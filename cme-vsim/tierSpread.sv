==> flow/design.v <==
module tierSpread ( 
	input 	logic 			clk,
	input 	logic 			reset, 
	input 	logic [6:0] 	long,
	input 	logic [6:0] 	short,
	input 	logic [7:0] 	spreadCharge,
	input 	logic [7:0] 	outrightChargeTier1,
	input 	logic [7:0] 	outrightChargeTier2,
	output 	logic [6:0] 	newLong,
	output 	logic [6:0] 	newShort,
	output 	logic [15:0] 	spread,
	output 	logic [15:0] 	outright
);
	always_ff @(posedge clk) begin
		if (~reset)begin																	 
			spread 	<= 0;
			outright <= 0;
			newLong 	<= 0;
			newShort <= 0;
		end else begin																		 
			if (long <= short) begin													 
				if (long != 0) begin														 
					spread 	<= spreadCharge * long;									 
					newShort <= short - long;											 
					newLong 	<= 0;															 
					outright <= outrightChargeTier1 - outrightChargeTier2;	 
				end else begin																 
					spread 	<= 0;
					outright <= 0;
					newShort <= short;
					newLong 	<= long;
				end
			end else begin																	 
				if (short != 0) begin													 
					spread 	<= spreadCharge * short;								 
					newLong 	<= long - short;											 
					newShort <= 0;															 
					outright <= outrightChargeTier1 - outrightChargeTier2;	 
				end else begin																 
					spread 	<= 0;
					outright <= 0;
					newShort <= short;
					newLong 	<= long;
				end
			end
		end
	end
endmodule
### From RTL to reports: tierSpread

Tool output for the design above, in the order of the flow.
Line numbers count from 1 in the design file above.
Library cell names are shortened.
A cell with -- has no value.

| design | value |
|---|---|
| top module | tierSpread |
| clock input | clk |
| library | sky130hd |
| library corner | tt_025C_1v80 |

### After elaboration

Yosys after proc, flatten, opt, wreduce and memory -nomap, before mapping. Enables and synchronous resets that opt folds into registers are not counted as muxes. Memory bits, and registers merged into a memory's read port (data or address), are not among the register bits. Print and check cells are not counted. Equal cells are merged and count once.

| word-level totals | value |
|---|---|
| register bits after elaboration | 46 |
| input port bits | 40 |
| output and inout port bits | 46 |
| elaborated cells | 24 |

| cells by class | value |
|---|---|
| add/subtract/negate cells | 3 |
| multiply operators | 2 |
| order comparisons | 1 |
| muxes and demuxes | 12 |
| reduce/logical cells | 2 |

Operators by type and width:

| operator | count |
|---|---|
| 8-bit by 7-bit multiplier with 15-bit output | 2 |
| 16-bit two-way mux | 3 |
| 15-bit two-way mux | 3 |
| 7-bit two-way mux | 6 |
| 7-bit subtractor | 2 |
| 7-bit nonzero test | 2 |
| 8-bit by 8-bit subtractor with 9-bit output | 1 |
| 7-bit <= comparator | 1 |

### Longest topological paths

Longest topological path by Yosys (ltp), each cell counted once; first at word level (registers and memories cut), then after technology mapping (sequential cells cut; the memories' decode and read muxes count).

| logic depth | value |
|---|---|
| depth after elaboration | 3 |
| ABC_AREA | 0 |
| depth in mapped cells | 17 |
| gate-level depth less buffers | 16 |

### Mapped cells and area

The flow's flattened synthesis, as Yosys stat reports it; memories are mapped. The netlist is that of the ABC_AREA named above (0 if unset); the other value can give another one.

| mapped netlist | value |
|---|---|
| cell count | 697 |
| synthesis area | 5924.4 um^2 |
| sequential part of the area | 760.7 um^2 |
| mapped flip-flops | 38 |

Cells by type:

| type | count | total area (um^2) |
|---|---|---|
| fa_1 | 61 | 1.22E+03 |
| ha_1 | 87 | 1.09E+03 |
| dfxtp_1 | 38 | 760.73 |
| and2_1 | 85 | 531.76 |
| inv_1 | 83 | 311.549 |
| nand2_1 | 50 | 187.68 |
| a21oi_1 | 33 | 165.158 |
| nor2_1 | 43 | 161.405 |
| xnor2_1 | 17 | 148.893 |
| o21ai_0 | 23 | 115.11 |
| nand2b_1 | 15 | 93.84 |
| nor2b_1 | 15 | 93.84 |
| xor2_1 | 10 | 87.584 |
| clkbuf_1 | 22 | 82.579 |
| buf_4 | 9 | 67.565 |
| mux2i_1 | 6 | 60.058 |
| nand3_1 | 11 | 55.053 |
| nor3b_1 | 7 | 52.55 |

Not listed: further types 36, cells in them 82.

### Worst setup path after synthesis

Source: OpenSTA report_checks on the synthesized netlist (no wires, ideal clock, input and output delay 20% of the period each), path of least setup slack; recovery checks are left aside. Register names are those of the netlist, which keeps one name where synthesis merged equal registers.

| timing path post-synthesis | value |
|---|---|
| path type | in2reg |
| start | input port long[6] |
| end | register spread[14] |
| clock period | 5180 ps |
| input delay | 1036 ps |
| time at the first pin | 1036 ps |
| data arrival time | 4804 ps |
| slack | 251 ps |
| delay of the path | 3893 ps |
| stages | 16 |
| path buffers | 1 |
| synthesis period reached | 4929 ps |

"delay of the path" = arrival - input delay + setup time.
"stages" counts driving pins, that of a launching flip-flop among them; a cell with two outputs on the path counts twice.
"synthesis period reached" = period - worst setup slack (recovery checks aside). The figure is calculated, with input and output delays left at 20% of the set period.
The rows between start and end are the longest chain of elaborated cells between them; the timing report does not say that the signal goes this way. Where chains are equally long, one stands for them.
A line is the first line of the expression or statement that the cell stems from. Yosys adds cells for indexed reads and writes and turns some case tables into memories.
At most two assigning lines are given for a register; there are more.

| between the ends, post-synthesis | value |
|---|---|
| cells stage by stage | clkbuf_1 nand2_1 fa_1 fa_1 inv_1 fa_1 inv_1 fa_1 inv_1 ha_1 o21ai_0 a21oi_1 o21ai_1 o21ai_0 xnor2_1 o22ai_1 |
| cells in the longest elaborated chain | 3 |
| elaborated cells on any way between the ends | 5 |

RTL lines, path post-synthesis:

| item | RTL line | RTL |
|---|---|---|
| from (decl) | 4 | `input logic [6:0] long,` |
| 8-bit by 7-bit multiplier with 15-bit output | 23 | `spread <= spreadCharge * long;` |
| 15-bit two-way mux | 22 | `if (long != 0) begin` |
| 15-bit two-way mux | 21 | `if (long <= short) begin` |
| to (assign) | 23 |  |
| to (assign) | 35 | `spread <= spreadCharge * short;` |
| to (decl) | 11 | `output logic [15:0] spread,` |

### Path in the finished layout

Path of least setup slack in the final report of run 1 (OpenROAD, finished layout, wires in). Where an end is a register, its clock arrival counts in the times.
The path's times are printed in steps of 10 ps; the period is the one set.

| timing path post-layout | value |
|---|---|
| path type | in2reg |
| start | input port spreadCharge[5] |
| end | register spread[14] |
| clock period | 3410 ps |
| input delay | 680 ps |
| time at the first pin | 680 ps |
| data arrival time | 4450 ps |
| slack | -880 ps |
| stages | 19 |
| path buffers | 3 |

The rows between start and end are the longest chain of elaborated cells between them; the timing report does not say that the signal goes this way. Where chains are equally long, one stands for them.
At most two assigning lines are given for a register; there are more.

| between the ends, post-layout | value |
|---|---|
| cells stage by stage | buf_6 buf_12 buf_8 and2_4 fa_1 inv_2 fa_1 inv_1 fa_1 inv_2 fa_1 inv_2 ha_4 o21a_1 o31a_1 o21ai_2 o21ai_2 xnor2_1 o22ai_1 |
| cells in the longest elaborated chain | 3 |
| elaborated cells on any way between the ends | 5 |

RTL lines, path post-layout:

| item | RTL line | RTL |
|---|---|---|
| from (decl) | 6 | `input logic [7:0] spreadCharge,` |
| 8-bit by 7-bit multiplier with 15-bit output | 35 | `spread <= spreadCharge * short;` |
| 15-bit two-way mux | 34 | `if (short != 0) begin` |
| 15-bit two-way mux | 21 | `if (long <= short) begin` |
| to (assign) | 23 | `spread <= spreadCharge * long;` |
| to (assign) | 35 |  |
| to (decl) | 11 | `output logic [15:0] spread,` |

Appendix: measured runs

Settings and measured results of 2 stored flow runs for module tierSpread (sky130hd), not sorted in any way. The constraints put input and output delay at 20% of the set period each and load the outputs with 0.01 pF.
"achieved clock period" = clock period - worst setup slack. The figure is calculated, with input and output delays left at 20% of the set period.
"time used up by the worst setup path" = time allowed to the worst setup path (clock period - input delay - output delay, where it has them) - its slack; a late launch clock adds to it, a late capture clock takes from it.
"time used up by the worst setup path" is given in steps of 10 ps.
Settings: -- = not set for that run.

| item | run 1 | run 2 |
|---|---|---|
| period_ns | 3.41 | 8.82 |
| CORE_UTILIZATION | 20 | 55 |
| SETUP_SLACK_MARGIN | 0.79 | -- |
| PLACE_DENSITY | 0.64 | -- |
| GPL_ROUTABILITY_DRIVEN | 1 | -- |
| CTS_CLUSTER_SIZE | 18 | 37 |
| CTS_CLUSTER_DIAMETER | 362 | -- |
| SLEW_MARGIN | 25 | 10 |
| MAX_ROUTING_LAYER | met4 | met5 |
| CAP_MARGIN | 20 | 20 |
| CORE_MARGIN | 2 | 2 |
| PLACE_DENSITY_LB_ADDON | -- | 0.18 |
| CORE_ASPECT_RATIO | -- | 1.2 |
| TNS_END_PERCENT | -- | 25 |
| ABC_AREA | -- | 0 |
| overall die area (um^2) | 31014.7 | 11621.3 |
| time used up by the worst setup path (ps) | 3610 | 4460 |
| critical path type | in2reg | in2reg |
| achieved clock period (ps) | 4294 | 6225 |
| worst-case hold slack (ps) | 827 | 2164 |
| standard-cell area after routing (um^2) | 8675.8 | 6946.7 |
| synthesized cell area (um^2) | 5924.4 | 5924.4 |
| total negative setup slack (ps) | -7969 | 0 |
| setup slack of the worst path (ps) | -884 | 2595 |
